==> flow/design.v <==
module pc(clock, inc, load, reset, reg_in, reg_out);
    input clock, inc, load, reset;   
    input [7:0] reg_in;      
    output [15:0] reg_out;     
    always @(posedge clock) begin        
        if(reset) begin
            reg_out <= 0;
        end
        else if(load) begin
            reg_out <= reg_in;
        end
        else if(inc) begin
            reg_out <= reg_in+1;
        end
    end
endmodule
# Tool chain data of pc
# What the tools print for pc, step after step.
# Lines are those of the file above, counted from 1.
design:
  top: "pc"
  clock_port: "clock"
  cell_library: "sky130hd"
  pvt_corner: "tt_025C_1v80"

# Elaborated design
# Source: Yosys, flattened and elaborated, memories not mapped. Widths are those after wreduce. Registers that Yosys merges into a memory's read port (data or address) are not register bits. Print and check cells do not count. Equal cells are merged and count once.
classes:
  n_addsub: 1
  mul: 0
  div_mod_pow: 0
  compare: 0
  n_eq: 0
  shifts: 0
  mux: 2
  n_logic: 0
  reduce_logical: 2
op_table:
  columns: ["cell", "n"]
  rows:
  - ["two-way mux 8 bit", 2]
  - ["adder 8 x 1 -> 9 bit with constant B", 1]
  - ["nonzero test 2 bit", 1]
  - ["OR reduction 2 bit", 1]
bits:
  regBits: 9
  latch_bits: 0
  ram_bits: 0
  mem_bits_ro: 0
  clocked_rd_ports_x_width: 0
  n_memories: 0
  inputBits: 12
  output_inout_bits: 16

# Depth
# Yosys ltp: most cells in a row. Word level: on the elaborated netlist, between registers, memories and ports. Mapped: between sequential cells and ports; inverters and the memories' decode and read muxes count.
depth:
  depth_word: 3
  ABC_AREA: 0
  mapped_depth: 5
  mapped_depth_nobuf: 4

# After synthesis
# The flow's flattened synthesis, as Yosys stat reports it; memories are mapped. The netlist is that of the ABC_AREA named above (0 if unset); the other value can give another one.
synth_totals:
  mapped_cells: 63
  mapped_area_mm2: 0.0005418
  seqArea_mm2: 0.0001802
  ff_cells: 9
  buf_cells: 11
by_type:
  columns: ["type", "n", "type_area_um2"]
  rows:
  - ["sky130_fd_sc_hd__dfxtp_1", 9, 180.173]
  - ["sky130_fd_sc_hd__buf_4", 7, 52.55]
  - ["sky130_fd_sc_hd__nor2_1", 8, 30.029]
  - ["sky130_fd_sc_hd__a311oi_1", 3, 26.275]
  - ["sky130_fd_sc_hd__nand4b_4", 1, 23.773]
  - ["sky130_fd_sc_hd__o21ai_0", 4, 20.019]
  - ["sky130_fd_sc_hd__or3_1", 3, 18.768]
  - ["sky130_fd_sc_hd__xor2_1", 2, 17.517]
  - ["sky130_fd_sc_hd__a211oi_1", 2, 15.014]
  - ["sky130_fd_sc_hd__nor3b_1", 2, 15.014]
  - ["sky130_fd_sc_hd__ha_1", 1, 12.512]
  - ["sky130_fd_sc_hd__nand4_1", 2, 12.512]
  - ["sky130_fd_sc_hd__buf_6", 1, 11.261]
  - ["sky130_fd_sc_hd__mux2_2", 1, 11.261]
  - ["sky130_fd_sc_hd__nand2_1", 3, 11.261]
  - ["sky130_fd_sc_hd__a21oi_1", 2, 10.01]
  - ["sky130_fd_sc_hd__mux2i_1", 1, 10.01]
  - ["sky130_fd_sc_hd__a211o_1", 1, 8.758]
# Other cell types: 10; their cells: 10.

# Path before layout
# Source: OpenSTA report_checks on the synthesized netlist (no wires, ideal clock, input and output delay 20% of the period each), path of least setup slack; recovery checks are left aside. Register names are those of the netlist, which keeps one name where synthesis merged equal registers.
synth_path:
  kind: "in2reg"
  startpoint: "in reg_in[0]"
  endpoint: "reg reg_out[6]"
  tclk_ps: 1150
  setup_time_ps: 91
  t_arrival_ps: 1123
  required_time_ps: 1059
  path_slack_ps: -64
  path_delay_ps: 984
  driving_pins: 4
  path_buffers: 0
  synth_period_reached_ps: 1214
# "path_delay_ps" is the arrival time less input delay plus setup time.
# "driving_pins": output pins that drive a net of the path, with the launching flip-flop's if there is one; two outputs of one cell count as two.
# "synth_period_reached_ps" = period - worst setup slack (recovery checks aside). The figure is calculated, with input and output delays left at 20% of the set period.
# The rows between start and end are the longest chain of elaborated cells between them; the timing report does not say that the signal goes this way. Where chains are equally long, one stands for them.
# Each line given opens the expression or statement behind the cell; cells for indexed reads and writes are added by Yosys, which also makes memories of some case tables.
# A register here has more assigning lines than the two given.
synth_via:
  path_cell_list: "sky130_fd_sc_hd__ha_1 > sky130_fd_sc_hd__nand4b_1 > sky130_fd_sc_hd__or3_1 > sky130_fd_sc_hd__a311oi_1"
  elab_chain_cells: 3
synth_rtl:
  columns: ["element", "line", "text"]
  rows:
  - ["from (decl)", 3, "input [7:0] reg_in;"]
  - ["adder 8 x 1 -> 9 bit", 13, "reg_out <= reg_in+1;"]
  - ["two-way mux 8 bit", 12, "else if(inc) begin"]
  - ["two-way mux 8 bit", 9, "else if(load) begin"]
  - ["to (assign)", 10, "reg_out <= reg_in;"]
  - ["to (assign)", 13, null]
  - ["to (decl)", 4, "output [15:0] reg_out;"]

# Timing after layout
# From the final timing report of entry A: the path of least setup slack in the routed layout; clock arrival at registers is part of the times.
# The path's times are printed in steps of 10 ps; the period is the one set.
layout_path:
  kind: "in2reg"
  startpoint: "in reg_in[1]"
  endpoint: "reg reg_out[6]"
  tclk_ps: 2330
  setup_time_ps: 80
  t_arrival_ps: 2040
  required_time_ps: 2510
  path_slack_ps: 470
  driving_pins: 5
  path_buffers: 1
# The rows between start and end are the longest chain of elaborated cells between them; the timing report does not say that the signal goes this way. Where chains are equally long, one stands for them.
# A register here has more assigning lines than the two given.
layout_via:
  path_cell_list: "sky130_fd_sc_hd__clkdlybuf4s50_1 > sky130_fd_sc_hd__ha_1 > sky130_fd_sc_hd__nand4b_1 > sky130_fd_sc_hd__or3_1 > sky130_fd_sc_hd__a311oi_1"
  elab_chain_cells: 3
layout_rtl:
  columns: ["element", "line", "text"]
  rows:
  - ["from (decl)", 3, "input [7:0] reg_in;"]
  - ["adder 8 x 1 -> 9 bit", 13, "reg_out <= reg_in+1;"]
  - ["two-way mux 8 bit", 12, "else if(inc) begin"]
  - ["two-way mux 8 bit", 9, "else if(load) begin"]
  - ["to (assign)", 10, "reg_out <= reg_in;"]
  - ["to (assign)", 13, null]
  - ["to (decl)", 4, "output [15:0] reg_out;"]

Top module pc; platform sky130hd; tools Yosys and OpenROAD; 2 stored runs in no particular order. Input and output delays are each 20% of the period that was set; the output load is 0.01 pF.
"achieved_clock_period_ps" = clock period - worst setup slack. The figure is calculated, with input and output delays left at 20% of the set period.
"timing.worst_path_ps" = time allowed to the worst setup path (clock period - input delay - output delay, where it has them) - its slack; a late launch clock adds to it, a late capture clock takes from it.
By "final_power_mw" is meant OpenSTA's value without simulated activity: inputs other than the clock are taken to toggle once in ten clock periods, and the tool carries that through the logic.
"timing.worst_path_ps" is known to 10 ps.

--- entry A ---
==> flow/run.sh <==
#!/bin/bash
# the make line also repeats the synthesis and layout settings of config.mk as NAME=value (left out here)
make -C /OpenROAD-flow-scripts/flow DESIGN_CONFIG=/design/flow/config.mk WORK_HOME=/design/flow/orfs CLKGATE_MAP_FILE= finish
==> flow/config.mk <==
export PLATFORM = sky130hd
export DESIGN_NAME = pc
export DESIGN_NICKNAME = pc
export VERILOG_FILES = /design/flow/design.v
export SDC_FILE = /design/flow/constraint.sdc
export NUM_CORES = 4
export LEC_CHECK = 0
export CAP_MARGIN = 20
export CORE_ASPECT_RATIO = 1.22
export CORE_MARGIN = 2
export CORE_UTILIZATION = 20
export GPL_ROUTABILITY_DRIVEN = 1
export MIN_ROUTING_LAYER = met2
export PLACE_DENSITY = 0.62
export SLEW_MARGIN = 20
==> flow/constraint.sdc <==
create_clock -name core_clock -period 2.33 [get_ports {clock}]
set_input_delay 0.4660 -clock core_clock [delete_from_list [all_inputs] [get_ports {clock}]]
set_output_delay 0.4660 -clock core_clock [all_outputs]
set_load 0.01 [all_outputs]

==> results, as YAML <==
results:
  achieved_clock_period_ps: 1857
  finish.stdcell_area_mm2: 0.0007707
  post_route_util_pct: 30.5
  synth_chip_area_mm2: 0.0005418
  hold_worst_slack_ps: 496
  fin_tns_ps: 0
  final_power_mw: 0.3904
  die_area_mm2: 0.0031431
  timing.setup.ws_ps: 473
  timing.worst_path_ps: 1390
  critical_path_type: "in2reg"

--- entry B ---
==> flow/run.sh <==
#!/bin/bash
# the make line also repeats the synthesis and layout settings of config.mk as NAME=value (left out here)
make -C /OpenROAD-flow-scripts/flow DESIGN_CONFIG=/design/flow/config.mk WORK_HOME=/design/flow/orfs CLKGATE_MAP_FILE= finish
==> flow/config.mk <==
export PLATFORM = sky130hd
export DESIGN_NAME = pc
export DESIGN_NICKNAME = pc
export VERILOG_FILES = /design/flow/design.v
export SDC_FILE = /design/flow/constraint.sdc
export NUM_CORES = 4
export LEC_CHECK = 0
export ABC_AREA = 0
export CAP_MARGIN = 20
export CORE_MARGIN = 9
export CORE_UTILIZATION = 70
export PLACE_DENSITY_LB_ADDON = 0.2
export SETUP_SLACK_MARGIN = 0.09
export SLEW_MARGIN = 35
export TNS_END_PERCENT = 10
==> flow/constraint.sdc <==
create_clock -name core_clock -period 0.889 [get_ports {clock}]
set_input_delay 0.1778 -clock core_clock [delete_from_list [all_inputs] [get_ports {clock}]]
set_output_delay 0.1778 -clock core_clock [all_outputs]
set_load 0.01 [all_outputs]

==> results, as YAML <==
outcome: "no final report: floorplanning broke off with PDN-0185"
